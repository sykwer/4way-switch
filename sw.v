==> flow/design.v <==
module ackor (ack0, ack1, ack2, ack3, ack);
  input ack0, ack1, ack2, ack3;
  output ack;
  assign ack = ack0 || ack1 || ack2 || ack3;
endmodule
module arb (req0, req1, req2, req3, ack0, ack1, ack2, ack3, clk, rst);
  input clk, rst;
  input req0, req1, req2, req3;  
  output ack0, ack1, ack2, ack3;  
  reg [3:0] lead;  
  reg [2:0] ack;  
  wire [3:0] first, second, third, forth;
  wire [3:0] reqs;
  assign first = lead;
  assign second = (lead + 1) % 4;
  assign third = (lead + 2) % 4;
  assign forth = (lead + 3) % 4;
  assign reqs = {req3, req2, req1, req0};
  assign ack0 = (req0 && ack == 1);
  assign ack1 = (req1 && ack == 2);
  assign ack2 = (req2 && ack == 3);
  assign ack3 = (req3 && ack == 4);
  always @(posedge clk) begin
    if (rst) begin
      lead <= 0;
      ack <= 0;
    end else begin
      if (ack != 0) begin
        if ((ack == 1 && !req0) || (ack == 2 && !req1) || (ack == 3 && !req2) || (ack == 4 && !req3)) begin
          ack <= 0;
        end
      end else begin
        if (reqs[first]) begin
          ack <= first + 1;
          lead <= (lead + 1) % 4;
        end else if (reqs[second]) begin
          ack <= second + 1;
          lead <= (lead + 1) % 4;
        end else if (reqs[third]) begin
          ack <= third + 1;
          lead <= (lead + 1) % 4;
        end else if (reqs[forth]) begin
          ack <= forth + 1;
          lead <= (lead + 1) % 4;
        end else begin
        end
      end
    end
  end
endmodule
module cb(i0, i1, i2, i3, o0, o1, o2, o3, d0, d1, d2, d3);
  input [9:0] i0, i1, i2, i3;
  input [3:0] d0, d1, d2, d3;
  output [9:0] o0, o1, o2, o3;
  cbsel cbsel0(i0, i1, i2, i3, o0, d0);
  cbsel cbsel1(i0, i1, i2, i3, o1, d1);
  cbsel cbsel2(i0, i1, i2, i3, o2, d2);
  cbsel cbsel3(i0, i1, i2, i3, o3, d3);
endmodule
module cbsel (in0, in1, in2, in3, out, port);
  input [9:0] in0, in1, in2, in3;
  input [3:0] port;
  output[9:0] out;
  assign out = (port == 4'b0000) ? 0 :
               (port == 4'b0001) ? in0 :
               (port == 4'b0010) ? in1 :
               (port == 4'b0100) ? in2 :
               (port == 4'b1000) ? in3 :
               9'bx;
endmodule
module fifo(in, we, full, out, re, empty, clk, rst);
  input clk, rst, we, re;
  input [9:0] in;
  output [9:0] out;
  output empty, full;
  reg [4:0] head, tail;
  reg [9:0] buffer [0:16];  
  wire [4:0] next_head;
  wire [4:0] next_tail;
  assign out = buffer[head];
  assign next_head = (head + 1) % 17;
  assign next_tail = (tail + 1) % 17;
  assign empty = (head == tail);
  assign full = (next_tail == head);
  integer i;
  always @(posedge clk) begin
    if (rst) begin
      head <= 0;
      tail <= 0;
      for (i = 0; i <= 16; i++) begin
        buffer[i] = 0;
      end
    end else begin
      if (we & !full) begin
        buffer[tail] <= in;
        tail <= next_tail;
      end
      if (re & !empty) begin
        head <= next_head;
      end
    end
  end
endmodule
module ib(pkti, pkto, req, ack, full, clk, rst);
  input ack, clk, rst;
  input [9:0] pkti;
  output full;
  output [9:0] pkto;
  output [3:0] req;
	wire [3:0] reqi;
	mkwe mkwe(pkti, we);  
	fifo fifo(pkti, we, full, pkto, re, empty, clk, rst);
	isbm isbm(pkto[9:8], re, empty, reqi, req, ack, clk, rst);
	mkreq mkreq(pkto, reqi, clk, rst);
endmodule
module isbm(cmd, re, empty, reqi, req_out, ack, clk, rst);
  input clk, rst, empty, ack;
  input [1:0] cmd;
  input [3:0] reqi;
  output re;
  reg [3:0] req;
  reg [1:0] mode;
  localparam MODE_WAIT_HEAD = 2'b00;
  localparam MODE_WAIT_ACK = 2'b01;
  localparam MODE_WAIT_TAIL = 2'b10;
  localparam CMD_HEAD = 2'b10;
  localparam CMD_TAIL = 2'b11;
  output [3:0] req_out;
  assign req_out = req;
  assign re = ack;
  always @(posedge clk) begin
    if (rst) begin
      mode <= MODE_WAIT_HEAD;
      req <= 0;
    end else begin
      if (mode == MODE_WAIT_HEAD && cmd == CMD_HEAD) begin
        mode <= MODE_WAIT_ACK;
        req <= reqi;
      end else if (mode == MODE_WAIT_ACK && ack) begin
        mode <= MODE_WAIT_TAIL;
      end else if (mode == MODE_WAIT_TAIL && cmd == CMD_TAIL) begin
        mode <= MODE_WAIT_HEAD;
        req <= 0;
      end else begin
      end
    end
  end
endmodule
module mkreq(pkt, req, clk, rst);
  input clk, rst;
  input [9:0] pkt;
  output [3:0] req;
  assign req = pkt[9:8] == 2'b10 ? (1 << pkt[1:0]) : 0;
endmodule
module mkwe (pkt, we);
  input [9:0] pkt;
  output we;
  assign we = pkt[9:8] != 0;
endmodule
module sw(i0, i1, i2, i3, o0, o1, o2, o3, clk, rst);
  input clk, rst;
  input [9:0] i0, i1, i2, i3;
  output [9:0] o0, o1, o2, o3;
	wire [9:0] co0, co1, co2, co3;  
	wire [3:0] req0, req1, req2, req3;  
	ib ib0(i0, co0, req0, ack0, full0, clk, rst);
	ib ib1(i1, co1, req1, ack1, full1, clk, rst);
	ib ib2(i2, co2, req2, ack2, full2, clk, rst);
	ib ib3(i3, co3, req3, ack3, full3, clk, rst);
	ackor ackor0(ack00, ack10, ack20, ack30, ack0);
	ackor ackor1(ack01, ack11, ack21, ack31, ack1);
	ackor ackor2(ack02, ack12, ack22, ack32, ack2);
	ackor ackor3(ack03, ack13, ack23, ack33, ack3);
	arb arb0(req0[0], req1[0], req2[0], req3[0], ack00, ack01, ack02, ack03, clk, rst);
	arb arb1(req0[1], req1[1], req2[1], req3[1], ack10, ack11, ack12, ack13, clk, rst);
	arb arb2(req0[2], req1[2], req2[2], req3[2], ack20, ack21, ack22, ack23, clk, rst);
	arb arb3(req0[3], req1[3], req2[3], req3[3], ack30, ack31, ack32, ack33, clk, rst);
	cb cb(co0, co1, co2, co3, o0, o1, o2, o3,
		{ack03, ack02, ack01, ack00}, {ack13, ack12, ack11, ack10},
		{ack23, ack22, ack21, ack20}, {ack33, ack32, ack31, ack30});
endmodule
== Reports on sw ==
Tool output for the design above, in the order of the flow.
Lines are those of the file above, counted from 1.
Operators carry their Yosys type and port widths (W data, S select, Z words).
Library cell names are shortened.
A cell with -- has no value.

* Top: sw
* Clock: clk
* Library: sky130hd
* Timing corner: tt_025C_1v80

== Elaborated design ==
Counts by Yosys on the flattened word-level netlist (proc, flatten, opt, wreduce; memories kept). Print and check cells are left out. Cells with the same type and inputs are merged into one.
Yosys's memory passes give these memory sizes; they may raise the number of words (mostly to a power of two), join words into wider ones and drop unused or constant bits.

* $add $sub $neg: 32
* $mul: 0
* Div/mod/pow operators: 8
* $lt $le $gt $ge: 0
* Eq/ne operators: 64
* Shift operators: 20
* Multiplexer cells: 121
* Bitwise operators: 12
* Reduce/logical cells: 144

{| class="wikitable"
|+ Operators with widths
! kind !! count
|-
| $mod A32 B5 Y32 const B || 8
|-
| $mux W10 || 28
|-
| $mux W4 || 32
|-
| $mux W5 || 16
|-
| $mux W3 || 24
|-
| $shiftx A4 B2 Y1 || 12
|-
| $add A5 B1 Y6 const B || 8
|-
| $logic_and A1 B1 Y1 || 44
|-
| $eq A5 B5 Y1 || 8
|-
| $add A2 B1 Y3 const B || 12
|-
| $logic_or A1 B1 Y1 || 24
|-
| $logic_not A1 Y1 || 24
|-
| $eq A2 B2 Y1 const B || 12
|-
| $reduce_and A2 Y1 || 12
|-
| $reduce_bool A2 Y1 || 12
|-
| $eq A3 B2 Y1 const B || 8
|-
| $reduce_bool A3 Y1 || 8
|-
| $reduce_bool A5 Y1 || 4
|-
| $add A2 B2 Y2 const B || 8
|-
| $ne A2 B2 Y1 const B || 8
|-
| $shl A2 B2 Y4 const A || 4
|-
| $eq A4 B1 Y1 const B || 4
|-
| $eq A4 B2 Y1 const B || 4
|-
| $eq A4 B3 Y1 const B || 4
|-
| $eq A4 B4 Y1 const B || 4
|-
| $shiftx A4 B4 Y1 || 4
|-
| $logic_not A4 Y1 || 4
|-
| $reduce_bool A4 Y1 || 4
|}

Other operator kinds: 10; their cells: 57.

* Register bits after elaboration: 92
* Latch bits: 0
* Memory bits (writable): 1280
* ROM bits: 0
* Memories: 4
* Input bits: 42
* Output and inout bits: 40

{| class="wikitable"
|+ Memories
! memory !! depth !! width !! RTL line !! RTL
|-
| ib0.fifo.buffer || 32 || 10 || 77 || <nowiki>reg [9:0] buffer [0:16];</nowiki>
|-
| ib1.fifo.buffer || 32 || 10 || 77 ||
|-
| ib2.fifo.buffer || 32 || 10 || 77 ||
|-
| ib3.fifo.buffer || 32 || 10 || 77 ||
|}

== Depth ==
Yosys ltp: most cells in a row. Word level: on the elaborated netlist, between registers, memories and ports. Mapped: between sequential cells and ports; inverters and the memories' decode and read muxes count.

* Word-level depth: 8
* ABC_AREA: 0
* Gate-level depth with buffers: 18
* Depth with buffers taken out: 15

== Synthesis result ==
Yosys stat after the flow's synthesis: flattened, memories mapped to cells. It holds for the ABC_AREA given above (unset counts as 0); a run with the other value may have another netlist.

{| class="wikitable"
|+ Cell types
! type !! count !! total area (um2)
|-
| edfxtp_1 || 1280 || 3.84E+04
|-
| mux4_2 || 405 || 9.12E+03
|-
| nor2_1 || 660 || 2.48E+03
|-
| dfxtp_1 || 108 || 2.16E+03
|-
| nor3_1 || 257 || 1.29E+03
|-
| nand2_1 || 287 || 1.08E+03
|-
| ha_1 || 75 || 938.4
|-
| clkbuf_1 || 166 || 623.098
|-
| buf_2 || 107 || 535.514
|-
| mux2i_1 || 53 || 530.509
|-
| mux2_2 || 46 || 517.997
|-
| xnor2_1 || 55 || 481.712
|-
| a21oi_1 || 78 || 390.374
|-
| nand3_1 || 64 || 320.307
|-
| a31o_2 || 35 || 306.544
|-
| o21ai_0 || 60 || 300.288
|-
| inv_1 || 71 || 266.506
|-
| a22oi_1 || 31 || 232.723
|}

Not listed: further types 77, cells in them 498.

* Mapped cells: 4336
* Chip area (Yosys): 63880.0 um2
* Sequential part of the area: 40598.9 um2
* Flip-flop cells: 1388
* Buffer cells: 303

By module: a second synthesis without flattening, with its own total; a netlist apart from the flattened one above.

* Cells (unflattened synthesis): 4512
* Area total of the unflattened synthesis: 66103.4 um2

Rows give one instance, submodules left out.

{| class="wikitable"
|+ By module
! module !! instances !! cells !! area (um2) !! sequential area (um2)
|-
| fifo || 4 || 969 || 15124.5 || 9909.5
|-
| arb || 4 || 70 || 644.4 || 100.1
|-
| cbsel || 4 || 46 || 361.6 || 0.0
|-
| isbm || 4 || 37 || 331.6 || 140.1
|-
| mkreq || 4 || 4 || 50.0 || 0.0
|-
| ackor || 4 || 1 || 7.5 || 0.0
|-
| mkwe || 4 || 1 || 6.3 || 0.0
|-
| cb || 1 || 0 || 0.0 || 0.0
|-
| ib || 4 || 0 || 0.0 || 0.0
|-
| sw || 1 || 0 || 0.0 || 0.0
|}

== Worst setup path after synthesis ==
Path of least setup slack by OpenSTA after synthesis, without wires, with an ideal clock, recovery checks aside; 20% of the period is set as input and as output delay. Where synthesis merged equal registers, the netlist keeps one of their names.

* Kind: register to output
* Start: register (name not given)
* End: output o0[0]
* Clock period: 9170 ps
* External output delay: 1834 ps
* Launch time at the first pin: 0 ps
* Arrival: 3249 ps
* Required time: 7336 ps
* Setup slack: 4087 ps
* Delay of the path: 3249 ps
* Driving pins on the path: 10
* Synthesis period reached: 5083 ps

"delay of the path" is the arrival time less input delay plus setup time.
A path that ends at an output port has no setup time.
"driving pins on the path" counts driving pins, that of a launching flip-flop among them; a cell with two outputs on the path counts twice.
"synthesis period reached" is the clock period less the worst setup slack; recovery checks do not enter. This is arithmetic on one report: input and output delays are still those of the set period (20% each).

* Cell sequence: dfxtp_1 > clkbuf_1 > buf_2 > buf_2 > buf_2 > mux4_2 > mux4_2 > mux2i_1 > o22ai_1 > a221o_1

{| class="wikitable"
|+ RTL lines, path after synthesis
! element !! RTL line !! RTL
|-
| end: declaration || 163 || <nowiki>output [9:0] o0, o1, o2, o3;</nowiki>
|}

Chain of elaborated cells between the ends: none given.

== Path in the finished layout ==
From the final timing report of stored run 1: the path of least setup slack in the routed layout; clock arrival at registers is part of the times.
The path's times are printed in steps of 10 ps; the period is the one set.

* Kind: register to output
* Start: register (name not given)
* End: output o0[5]
* Clock period: 6330 ps
* External output delay: 1270 ps
* Launch time at the first pin: 760 ps
* Arrival: 4670 ps
* Required time: 5060 ps
* Setup slack: 390 ps
* Driving pins on the path: 7

* Cell sequence: dfxtp_4 > buf_12 > mux4_2 > mux4_2 > mux2i_1 > o221ai_1 > clkdlybuf4s50_1

{| class="wikitable"
|+ RTL lines, path post-layout
! element !! RTL line !! RTL
|-
| end: declaration || 163 || <nowiki>output [9:0] o0, o1, o2, o3;</nowiki>
|}

Chain of elaborated cells between the ends: none given.

Ticket comment

Measured results for sw: 2 stored runs of the Yosys and OpenROAD flow on sky130hd. The settings differ; the order carries no meaning. The constraints put input and output delay at 20% of the set period each and load the outputs with 0.01 pF.
"achieved clock period" = clock period - worst setup slack. The figure is calculated, with input and output delays left at 20% of the set period.
"worst setup path time": the worst setup path's part of the clock period (all of it between registers, 20% less for each end at a port) less its slack. A launch clock that arrives late makes it longer, a capture clock that arrives late makes it shorter.
"power" rests on the timing tool's default activity at the inputs, not on a simulated workload.
"worst setup path time" is given in steps of 10 ps.

Stored run 1
==> flow/run.sh <==
#!/bin/bash
# the make line also repeats the synthesis and layout settings of config.mk as NAME=value (left out here)
make -C /OpenROAD-flow-scripts/flow DESIGN_CONFIG=/design/flow/config.mk WORK_HOME=/design/flow/orfs CLKGATE_MAP_FILE= finish
==> flow/config.mk <==
export PLATFORM = sky130hd
export DESIGN_NAME = sw
export DESIGN_NICKNAME = sw
export VERILOG_FILES = /design/flow/design.v
export SDC_FILE = /design/flow/constraint.sdc
export NUM_CORES = 4
export LEC_CHECK = 0
export CAP_MARGIN = 20
export CORE_MARGIN = 2
export CORE_UTILIZATION = 40
export SLEW_MARGIN = 20
==> flow/constraint.sdc <==
create_clock -name core_clock -period 6.33 [get_ports {clk}]
set_input_delay 1.2660 -clock core_clock [delete_from_list [all_inputs] [get_ports {clk}]]
set_output_delay 1.2660 -clock core_clock [all_outputs]
set_load 0.01 [all_outputs]

==> results of stored run 1 <==
chip area after synthesis (Yosys): 63880.0 um2
die area: 162913.0 um2
standard-cell area of the final layout: 72259.3 um2
utilization: 0.456
worst setup slack after layout: 394 ps
total negative slack: 0 ps
worst hold slack: 476 ps
power: 24750 µW
achieved clock period: 5936 ps
worst setup path time: 4670 ps
worst setup path kind: register to output

Stored run 2
==> flow/run.sh <==
#!/bin/bash
# the make line also repeats the synthesis and layout settings of config.mk as NAME=value (left out here)
make -C /OpenROAD-flow-scripts/flow DESIGN_CONFIG=/design/flow/config.mk WORK_HOME=/design/flow/orfs CLKGATE_MAP_FILE= finish
==> flow/config.mk <==
export PLATFORM = sky130hd
export DESIGN_NAME = sw
export DESIGN_NICKNAME = sw
export VERILOG_FILES = /design/flow/design.v
export SDC_FILE = /design/flow/constraint.sdc
export NUM_CORES = 4
export LEC_CHECK = 0
export CAP_MARGIN = 20
export CORE_ASPECT_RATIO = 1.38
export CORE_MARGIN = 2
export CORE_UTILIZATION = 39
export PLACE_DENSITY_LB_ADDON = 0.06
export SLEW_MARGIN = 20
export TNS_END_PERCENT = 5
==> flow/constraint.sdc <==
create_clock -name core_clock -period 6.02 [get_ports {clk}]
set_input_delay 1.2040 -clock core_clock [delete_from_list [all_inputs] [get_ports {clk}]]
set_output_delay 1.2040 -clock core_clock [all_outputs]
set_load 0.01 [all_outputs]

==> results of stored run 2 <==
chip area after synthesis (Yosys): 63880.0 um2
die area: 167090.0 um2
standard-cell area of the final layout: 72528.3 um2
utilization: 0.445
worst setup slack after layout: 291 ps
total negative slack: 0 ps
worst hold slack: 469 ps
power: 26261 µW
achieved clock period: 5729 ps
worst setup path time: 4520 ps
worst setup path kind: register to output
